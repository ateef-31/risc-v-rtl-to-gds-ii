==> flow/design.v <==
module risc_processor (
    input clk,
    input reset,
    output reg [7:0] result
    );
    parameter ADD = 4'b0000;  
    parameter SUB = 4'b0001;  
    parameter AND = 4'b0010;  
    parameter OR  = 4'b0011;  
    parameter LD  = 4'b0100;  
    parameter ST  = 4'b0101;  
    reg [7:0] reg_file [0:3];  
    reg [7:0] memory [0:15];   
    reg [7:0] pc;              
    reg [7:0] ir;              
    reg [7:0] alu_out;         
    reg [1:0] state;
    parameter FETCH = 2'b00, DECODE = 2'b01, EXECUTE = 2'b10, WRITE_BACK = 2'b11;
    reg [7:0] instr_mem [0:15];
    initial begin
        instr_mem[0] = {ADD, 2'b00, 2'b10, 2'b01};  
        instr_mem[1] = {SUB, 2'b01, 2'b00, 2'b11};  
        instr_mem[2] = {AND, 2'b01, 2'b11, 2'b10};  
        instr_mem[3] = {OR,  2'b10, 2'b01, 2'b00};  
        instr_mem[4] = {LD,  2'b00, 2'b00, 2'b01};  
        instr_mem[5] = {ST,  2'b11, 2'b00, 2'b10};  
    end
    wire [3:0] opcode = ir[7:4];
    wire [1:0] rs = ir[3:2];
    wire [1:0] rt = ir[1:0];
    wire [1:0] rd = (opcode == LD) ? rt : rs;
    always @(posedge clk or posedge reset) begin
        if (reset) begin
            pc <= 0;
            state <= FETCH;
            result <= 0;
            reg_file[0] <= 8'h05;  
            reg_file[1] <= 8'h00;  
            reg_file[2] <= 8'h03;  
            reg_file[3] <= 8'h00;  
            memory[5] <= 8'h0A;    
        end else begin
            case (state)
                FETCH: begin
                    ir <= instr_mem[pc];
                    pc <= pc + 1;
                    state <= DECODE;
                end
                DECODE: begin
                    state <= EXECUTE;
                end
                EXECUTE: begin
                    case (opcode)
                        ADD: alu_out <= reg_file[rs] + reg_file[rt];
                        SUB: alu_out <= reg_file[rs] - reg_file[rt];
                        AND: alu_out <= reg_file[rs] & reg_file[rt];
                        OR:  alu_out <= reg_file[rs] | reg_file[rt];
                        LD:  alu_out <= memory[reg_file[rs]];
                        ST:  memory[reg_file[rt]] <= reg_file[rs];
                        default: alu_out <= 0;
                    endcase
                    state <= WRITE_BACK;
                end
                WRITE_BACK: begin
                    if (opcode != ST)
                        reg_file[rd] <= alu_out;
                    result <= alu_out;
                    state <= FETCH;
                end
            endcase
        end
    end
endmodule
Tool chain data of risc_processor

The steps from the RTL of risc_processor to its reports follow in flow order.
Line numbers count from 1 in the design file above.
Library cell names are shortened.
The mark -- stands for no value.

Top: risc_processor
Clock: clk
Cell library: sky130hd
Corner: tt_025C_1v80

Word-level counts

Source: Yosys, flattened and elaborated. Widths are those after wreduce. Registers that Yosys merges into a memory's read port (data or address) are not register bits. Print and check cells do not count. Equal cells are merged and count once.
Yosys's memory passes give these memory sizes; they may raise the number of words (mostly to a power of two), join words into wider ones and drop unused or constant bits.

Add/subtract/negate cells: 3
Equality and inequality tests: 48
Muxes and demuxes: 26
Bitwise gates (word level): 4
Reductions and logical operators: 29

Operators with widths:

| cell                                                   | count |
| case mux 8 bit (select 16 bit)                         | 1 |
| two-way mux 8 bit                                      | 16 |
| == test 4 bit (second input constant)                  | 16 |
| case mux 8 bit (select 4 bit)                          | 2 |
| AND reduction 4 bit                                    | 15 |
| case mux 8 bit (select 6 bit)                          | 1 |
| == test 4 x 3 -> 1 bit (second input constant)         | 10 |
| == test 4 x 2 -> 1 bit (second input constant)         | 6 |
| AND reduction 3 bit                                    | 6 |
| == test 2 bit (second input constant)                  | 8 |
| two-way mux 4 bit                                      | 4 |
| == test 4 x 1 -> 1 bit (second input constant)         | 3 |
| logical NOT 4 bit                                      | 3 |
| == test 2 x 1 -> 1 bit (second input constant)         | 4 |
| logical NOT 2 bit                                      | 4 |
| adder 8 x 1 -> 8 bit (second input constant)           | 1 |
| adder 8 bit                                            | 1 |
| subtractor 8 bit                                       | 1 |
| bitwise AND 8 bit                                      | 1 |
| bitwise OR 8 bit                                       | 1 |
| case mux 2 bit (select 4 bit)                          | 1 |
| inequality test 4 x 3 -> 1 bit (second input constant) | 1 |
| inverter 1 bit                                         | 2 |
| AND reduction 2 bit                                    | 1 |
| two-way mux 2 bit                                      | 1 |

Register bits: 186
Bits in read-only memories: 128
Word width x clocked read ports: 8
Memories kept: 1
Input port bits: 2
Elaborated cells: 135

Memory list:

| memory    | words | bits a word | read ports | wr ports | RTL line | RTL |
| instr_mem | 16    | 8           | 1          | 0        | 19       | `reg [7:0] instr_mem [0:15];` |

Depth

Depth = most cells in a row (Yosys ltp): at word level without a register or memory, in the mapped netlist without a sequential cell, where the memories' decode and read muxes count.

Depth in word-level cells: 7
ABC_AREA: 0
Depth in mapped cells: 14

Synthesis result

Yosys stat after the flow's synthesis: flattened, memories mapped to cells. It holds for the ABC_AREA given above (unset counts as 0); a run with the other value may have another netlist.

Mapped cells: 592
Synthesis area: 8,583.2 µm²
Area of sequential cells: 5,408.9 µm²
Flip-flop cells: 189

Cell types:

| cell      | count | area in all (µm²) |
| edfxtp_1  | 134   | 4.02E+03 |
| dfrtp_1   | 48    | 1.2E+03 |
| mux2_2    | 56    | 630.605 |
| mux4_2    | 16    | 360.346 |
| dfstp_2   | 7     | 183.926 |
| mux2i_1   | 18    | 180.173 |
| ha_1      | 14    | 175.168 |
| nor2_1    | 32    | 120.115 |
| o21ai_0   | 21    | 105.101 |
| a21oi_1   | 20    | 100.096 |
| a22oi_1   | 13    | 97.594 |
| xnor2_1   | 11    | 96.342 |
| nand2_1   | 24    | 90.086 |
| nor2b_1   | 13    | 81.328 |
| clkbuf_1  | 20    | 75.072 |
| maj3_1    | 7     | 70.067 |
| inv_1     | 14    | 52.55 |
| o2bb2ai_1 | 5     | 43.792 |

Not listed: further types 48, cells in them 119.

Timing after synthesis

Path of least setup slack by OpenSTA after synthesis, without wires, with an ideal clock, recovery checks aside; 20% of the period is set as input and as output delay. Where synthesis merged equal registers, the netlist keeps one of their names.

Path type: register -> register
From: register ir[3]
To: register alu_out[6]
Period: 3.39 ns
Setup time: 0.265 ns
Launch time at the first pin: 0.000 ns
Arrival time: 3.200 ns
Slack: -0.074 ns
Delay of the path: 3.465 ns
Stages: 15
Path buffers: 3
Synthesis period reached: 3.464 ns

"delay of the path" = arrival - input delay + setup time.
"stages" counts driving pins, that of a launching flip-flop among them; a cell with two outputs on the path counts twice.
"synthesis period reached" is the clock period less the worst setup slack; recovery checks do not enter. This is arithmetic on one report: input and output delays are still those of the set period (20% each).
Between the ends stands the longest chain of elaborated cells between them, by number of cells; it is not shown to be the way that was timed. Of several equally long chains one is given.
Each line given opens the expression or statement behind the cell; cells for indexed reads and writes are added by Yosys, which also makes memories of some case tables.
A register here has more assigning lines than the two given.

Path through: edfxtp_1 buf_6 mux4_2 clkbuf_1 inv_1 clkbuf_1 ha_1 inv_1 fa_1 a211oi_1 o21bai_1 a21oi_1 xnor2_1 a22oi_1 o21ai_0
Cells in the longest elaborated chain: 7
Elaborated cells on any way between the ends: 37

RTL lines, path after synthesis:

| item                           | RTL line | RTL |
| start: declaration             | 15       | `reg [7:0] ir;` |
| == test 2 bit                  | 58       | `LD:  alu_out <= memory[reg_file[rs]];` |
| case mux 8 bit (select 4 bit)  | 58       |  |
| two-way mux 4 bit              | 53       | `case (opcode)` |
| two-way mux 4 bit              | 43       | `case (state)` |
| == test 4 bit                  | 58       |  |
| case mux 8 bit (select 16 bit) | 58       |  |
| case mux 8 bit (select 6 bit)  | 53       |  |
| end: assignment                | 54       | `ADD: alu_out <= reg_file[rs] + reg_file[rt];` |
| end: assignment                | 55       | `SUB: alu_out <= reg_file[rs] - reg_file[rt];` |
| end: declaration               | 16       | `reg [7:0] alu_out;` |

Timing after layout

From the final timing report of flow run A: the path of least setup slack in the routed layout; clock arrival at registers is part of the times.

Path type: register -> register
From: register ir[3]
To: register alu_out[6]
Period: 3.18 ns
Setup time: 0.27 ns
Launch time at the first pin: 0.44 ns
Arrival time: 3.27 ns
Slack: 0.08 ns
Stages: 6
Path buffers: 0

Between the ends stands the longest chain of elaborated cells between them, by number of cells; it is not shown to be the way that was timed. Of several equally long chains one is given.
A register here has more assigning lines than the two given.

Path through: edfxtp_1 mux4_2 mux2_2 a221o_1 a222oi_1 o21ai_1
Cells in the longest elaborated chain: 7
Elaborated cells on any way between the ends: 37

RTL lines, path post-layout:

| item                           | RTL line | RTL |
| start: declaration             | 15       | `reg [7:0] ir;` |
| == test 2 bit                  | 58       | `LD:  alu_out <= memory[reg_file[rs]];` |
| case mux 8 bit (select 4 bit)  | 58       |  |
| two-way mux 4 bit              | 53       | `case (opcode)` |
| two-way mux 4 bit              | 43       | `case (state)` |
| == test 4 bit                  | 58       |  |
| case mux 8 bit (select 16 bit) | 58       |  |
| case mux 8 bit (select 6 bit)  | 53       |  |
| end: assignment                | 54       | `ADD: alu_out <= reg_file[rs] + reg_file[rt];` |
| end: assignment                | 55       | `SUB: alu_out <= reg_file[rs] - reg_file[rt];` |
| end: declaration               | 16       | `reg [7:0] alu_out;` |

Subject: flow runs of risc_processor

Hi,

Record of 2 stored runs of the RTL-to-layout flow on risc_processor, platform sky130hd. The runs are unordered. Constraints: input delay and output delay 20% of the set period each, output load 0.01 pF.
A setting shown as . is not set for that run.

| name                                   | flow run A | flow run B |
| period_ns                              | 3.18       | 6.47       |
| CORE_UTILIZATION                       | 52         | 68         |
| PLACE_DENSITY_LB_ADDON                 | 0.23       | 0.08       |
| CORE_ASPECT_RATIO                      | 0.96       | .          |
| CELL_PAD_IN_SITES_DETAIL_PLACEMENT     | 0          | .          |
| CAP_MARGIN                             | 10         | 20         |
| SLEW_MARGIN                            | 30         | 20         |
| MAX_ROUTING_LAYER                      | met5       | .          |
| CORE_MARGIN                            | 2          | 2          |
| ABC_AREA                               | .          | 0          |
| GPL_ROUTABILITY_DRIVEN                 | .          | 1          |
| mapped cell area after synthesis (µm²) | 8,583.2    | 8,583.2    |
| die footprint (µm²)                    | 17,550.0   | 13,537.3   |
| std-cell area (final layout) (µm²)     | 10,027.1   | 9,371.5    |
| setup slack of the worst path (ns)     | 0.080      | 2.722      |
| total negative slack (ns)              | 0.000      | 0.000      |
| final worst hold slack (ns)            | 0.356      | 0.347      |

Regards
